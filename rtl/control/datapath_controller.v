==> flow/design.v <==
module datapath_controller #(
    parameter DATA_WIDTH = 16,
    parameter MATRIX_SIZE = 8,
    parameter INPUT_ADDR_WIDTH = 8,
    parameter WEIGHT_ADDR_WIDTH = 10,
    parameter OUTPUT_ADDR_WIDTH = 8
)(
    input  wire                         clk,
    input  wire                         rst_n,
    input  wire                         start,
    input  wire                         clear,
    output reg                          done,
    output reg                          busy,
    input  wire [7:0]                   matrix_size,
    output reg                          input_buf_rd_en,
    output reg  [INPUT_ADDR_WIDTH-1:0]  input_buf_rd_addr,
    input  wire [DATA_WIDTH-1:0]        input_buf_rd_data,
    input  wire                         input_buf_rd_valid,
    output reg                          weight_buf_rd_en,
    output reg  [WEIGHT_ADDR_WIDTH-1:0] weight_buf_rd_addr,
    input  wire [DATA_WIDTH-1:0]        weight_buf_rd_data,
    input  wire                         weight_buf_rd_valid,
    output reg                          output_buf_wr_en,
    output reg  [OUTPUT_ADDR_WIDTH-1:0] output_buf_wr_addr,
    output reg  [DATA_WIDTH-1:0]        output_buf_wr_data,
    output reg  [DATA_WIDTH-1:0]        mmu_input_data,
    output reg  [2:0]                   mmu_input_index,
    output reg                          mmu_input_valid,
    output reg  [DATA_WIDTH-1:0]        mmu_weight_data,
    output reg  [3:0]                   mmu_weight_row,
    output reg  [3:0]                   mmu_weight_col,
    output reg                          mmu_weight_valid,
    input  wire [DATA_WIDTH-1:0]        act_output_data,
    input  wire                         act_output_valid
);
    always @(posedge clk or negedge rst_n) begin
        if (!rst_n) begin
            done <= 1'b0;
            busy <= 1'b0;
            input_buf_rd_en <= 1'b0;
            weight_buf_rd_en <= 1'b0;
            output_buf_wr_en <= 1'b0;
            mmu_input_valid <= 1'b0;
            mmu_weight_valid <= 1'b0;
        end else if (clear) begin
            done <= 1'b0;
            busy <= 1'b0;
            mmu_input_valid <= 1'b0;
            mmu_weight_valid <= 1'b0;
        end else if (start) begin
            busy <= 1'b1;
            input_buf_rd_en <= 1'b1;
            weight_buf_rd_en <= 1'b1;
            if (input_buf_rd_valid) begin
                mmu_input_data <= input_buf_rd_data;
                mmu_input_valid <= 1'b1;
            end
            if (weight_buf_rd_valid) begin
                mmu_weight_data <= weight_buf_rd_data;
                mmu_weight_valid <= 1'b1;
            end
            if (act_output_valid) begin
                output_buf_wr_en <= 1'b1;
                output_buf_wr_data <= act_output_data;
                done <= 1'b1;
                busy <= 1'b0;
            end
        end
    end
endmodule
* Step by step through the tools: datapath_controller *
Tool output for the design above, in the order of the flow.
Line numbers count from 1 in the design file above.
The mark n/a stands for no value.

design
  design top = datapath_controller
  clock input = clk
  standard-cell library = sky130hd
  timing corner = tt_025C_1v80

* Word level *
Counts by Yosys on the flattened word-level netlist (proc, flatten, opt, wreduce; memories kept). Register bits leave out memories and registers merged into their read ports (data or address). Print and check cells are left out. Cells with the same type and inputs are merged into one.

cells by class
  $add $sub $neg = 0
  multiply operators = 0
  div/mod/pow operators = 0
  $lt $le $gt $ge = 0
  equality and inequality tests = 0
  shifts and indexed selects = 0
  multiplexer cells = 12
  bitwise gates (word level) = 1
  reductions and logical operators = 12

operator list
  kind                 number
  AND reduction 4 bit  3
  2-to-1 mux 1 bit     12
  AND reduction 2 bit  4
  nonzero test 2 bit   4
  AND reduction 3 bit  1
  NOT 1 bit            1

bit counts
  register bits = 54
  latch bits = 0
  memory bits (writable) = 0
  bits in read-only memories = 0
  word width x clocked read ports = 0
  memory cells = 0
  input bits = 63
  elaborated cells = 34

* Longest topological paths *
Longest topological path by Yosys (ltp), each cell counted once; first at word level (registers and memories cut), then after technology mapping (sequential cells cut; the memories' decode and read muxes count).

logic depth
  word-level depth = 3
  ABC_AREA = 0
  mapped depth = 2
  gate-level depth less buffers = 2

* After synthesis *
Source: synth_stat.txt of the flow (Yosys; design flattened, memories mapped). It holds for the ABC_AREA given above (unset counts as 0); a run with the other value may have another netlist.
The area totals of this step are shown rounded.

synthesis totals
  cells in the netlist = 108
  synthesis area = 1,970 um2
  sequential area = 1,590 um2
  mapped flip-flops = 54
  buffers = 38

cell types
  type                       number  area in all (um2)
  sky130_fd_sc_hd__edfxtp_1  48      1.44E+03
  sky130_fd_sc_hd__buf_4     38      285.274
  sky130_fd_sc_hd__dfrtp_1   6       150.144
  sky130_fd_sc_hd__a21oi_1   4       20.019
  sky130_fd_sc_hd__nor2b_4   1       13.763
  sky130_fd_sc_hd__and3_1    2       12.512
  sky130_fd_sc_hd__nand2b_1  2       12.512
  sky130_fd_sc_hd__nor2_1    3       11.261
  sky130_fd_sc_hd__and4b_1   1       10.01
  sky130_fd_sc_hd__a21o_1    1       7.507
  sky130_fd_sc_hd__or2_1     1       6.256
  sky130_fd_sc_hd__conb_1    1       3.754

* Timing after synthesis *
Source: OpenSTA report_checks on the synthesized netlist (no wires, ideal clock, input and output delay 20% of the period each), path of least setup slack; recovery checks are left aside. Register names are those of the netlist, which keeps one name where synthesis merged equal registers.

timing path post-synthesis
  path type = input-to-reg
  start point = input start
  end point = register mmu_input_data[0]
  period = 1.41 ns
  input delay = 0.282 ns
  arrival time = 0.903 ns
  required time = 1.036 ns
  path slack = 0.133 ns
  delay of the path = 0.995 ns
  stages on the path = 2
  buffers on the path = 0
  synthesis period reached = 1.277 ns

"delay of the path" = arrival - input delay + setup time.
"stages on the path": output pins that drive a net of the path, with the launching flip-flop's if there is one; two outputs of one cell count as two.
"synthesis period reached" is the clock period less the worst setup slack; recovery checks do not enter. This is arithmetic on one report: input and output delays are still those of the set period (20% each).
Between the ends stands the longest chain of elaborated cells between them, by number of cells; it is not shown to be the way that was timed. Of several equally long chains one is given.
Each line given opens the expression or statement behind the cell; cells for indexed reads and writes are added by Yosys, which also makes memories of some case tables.

between the ends, post-synthesis
  path through = sky130_fd_sc_hd__nor2b_4 -> sky130_fd_sc_hd__and3_1
  cells in the longest elaborated chain = 1
  elaborated cells on any way between the ends = 1
  RTL lines with such cells = 0

ends and longest elaborated chain, post-synthesis
  item                 line  source
  start, declared      10    input  wire                         start,
  AND reduction 4 bit  n/a
  end, assigned        55    mmu_input_data <= input_buf_rd_data;
  end, declared        26    output reg  [DATA_WIDTH-1:0]        mmu_input_data,

## Implementation results

datapath_controller on sky130hd: 2 stored runs with different settings, listed in no order. Input and output delays are each 20% of the period that was set; the output load is 0.01 pF.

Flow run A
==> flow/run.sh <==
#!/bin/bash
# the make line also repeats the synthesis and layout settings of config.mk as NAME=value (left out here)
make -C /OpenROAD-flow-scripts/flow DESIGN_CONFIG=/design/flow/config.mk WORK_HOME=/design/flow/orfs CLKGATE_MAP_FILE= finish
==> flow/config.mk <==
export PLATFORM = sky130hd
export DESIGN_NAME = datapath_controller
export DESIGN_NICKNAME = datapath_controller
export VERILOG_FILES = /design/flow/design.v
export SDC_FILE = /design/flow/constraint.sdc
export NUM_CORES = 4
export LEC_CHECK = 0
export CAP_MARGIN = 20
export CORE_MARGIN = 2
export CORE_UTILIZATION = 68
export SLEW_MARGIN = 20
==> flow/constraint.sdc <==
create_clock -name core_clock -period 1.39 [get_ports {clk}]
set_input_delay 0.2780 -clock core_clock [delete_from_list [all_inputs] [get_ports {clk}]]
set_output_delay 0.2780 -clock core_clock [all_outputs]
set_load 0.01 [all_outputs]

==> results of flow run A <==
did not finish, placement stopped with GPL-0301

Flow run B
==> flow/run.sh <==
#!/bin/bash
# the make line also repeats the synthesis and layout settings of config.mk as NAME=value (left out here)
make -C /OpenROAD-flow-scripts/flow DESIGN_CONFIG=/design/flow/config.mk WORK_HOME=/design/flow/orfs CLKGATE_MAP_FILE= finish
==> flow/config.mk <==
export PLATFORM = sky130hd
export DESIGN_NAME = datapath_controller
export DESIGN_NICKNAME = datapath_controller
export VERILOG_FILES = /design/flow/design.v
export SDC_FILE = /design/flow/constraint.sdc
export NUM_CORES = 4
export LEC_CHECK = 0
export ABC_AREA = 1
export CAP_MARGIN = 20
export CELL_PAD_IN_SITES_GLOBAL_PLACEMENT = 1
export CORE_ASPECT_RATIO = 1.12
export CORE_MARGIN = 5
export CORE_UTILIZATION = 62
export GPL_ROUTABILITY_DRIVEN = 0
export GPL_TIMING_DRIVEN = 1
export MIN_ROUTING_LAYER = met1
export PLACE_DENSITY_LB_ADDON = 0.22
export SLEW_MARGIN = 20
==> flow/constraint.sdc <==
create_clock -name core_clock -period 0.927 [get_ports {clk}]
set_input_delay 0.1854 -clock core_clock [delete_from_list [all_inputs] [get_ports {clk}]]
set_output_delay 0.1854 -clock core_clock [all_outputs]
set_load 0.01 [all_outputs]

==> results of flow run B <==
did not finish, placement stopped with FLW-0024
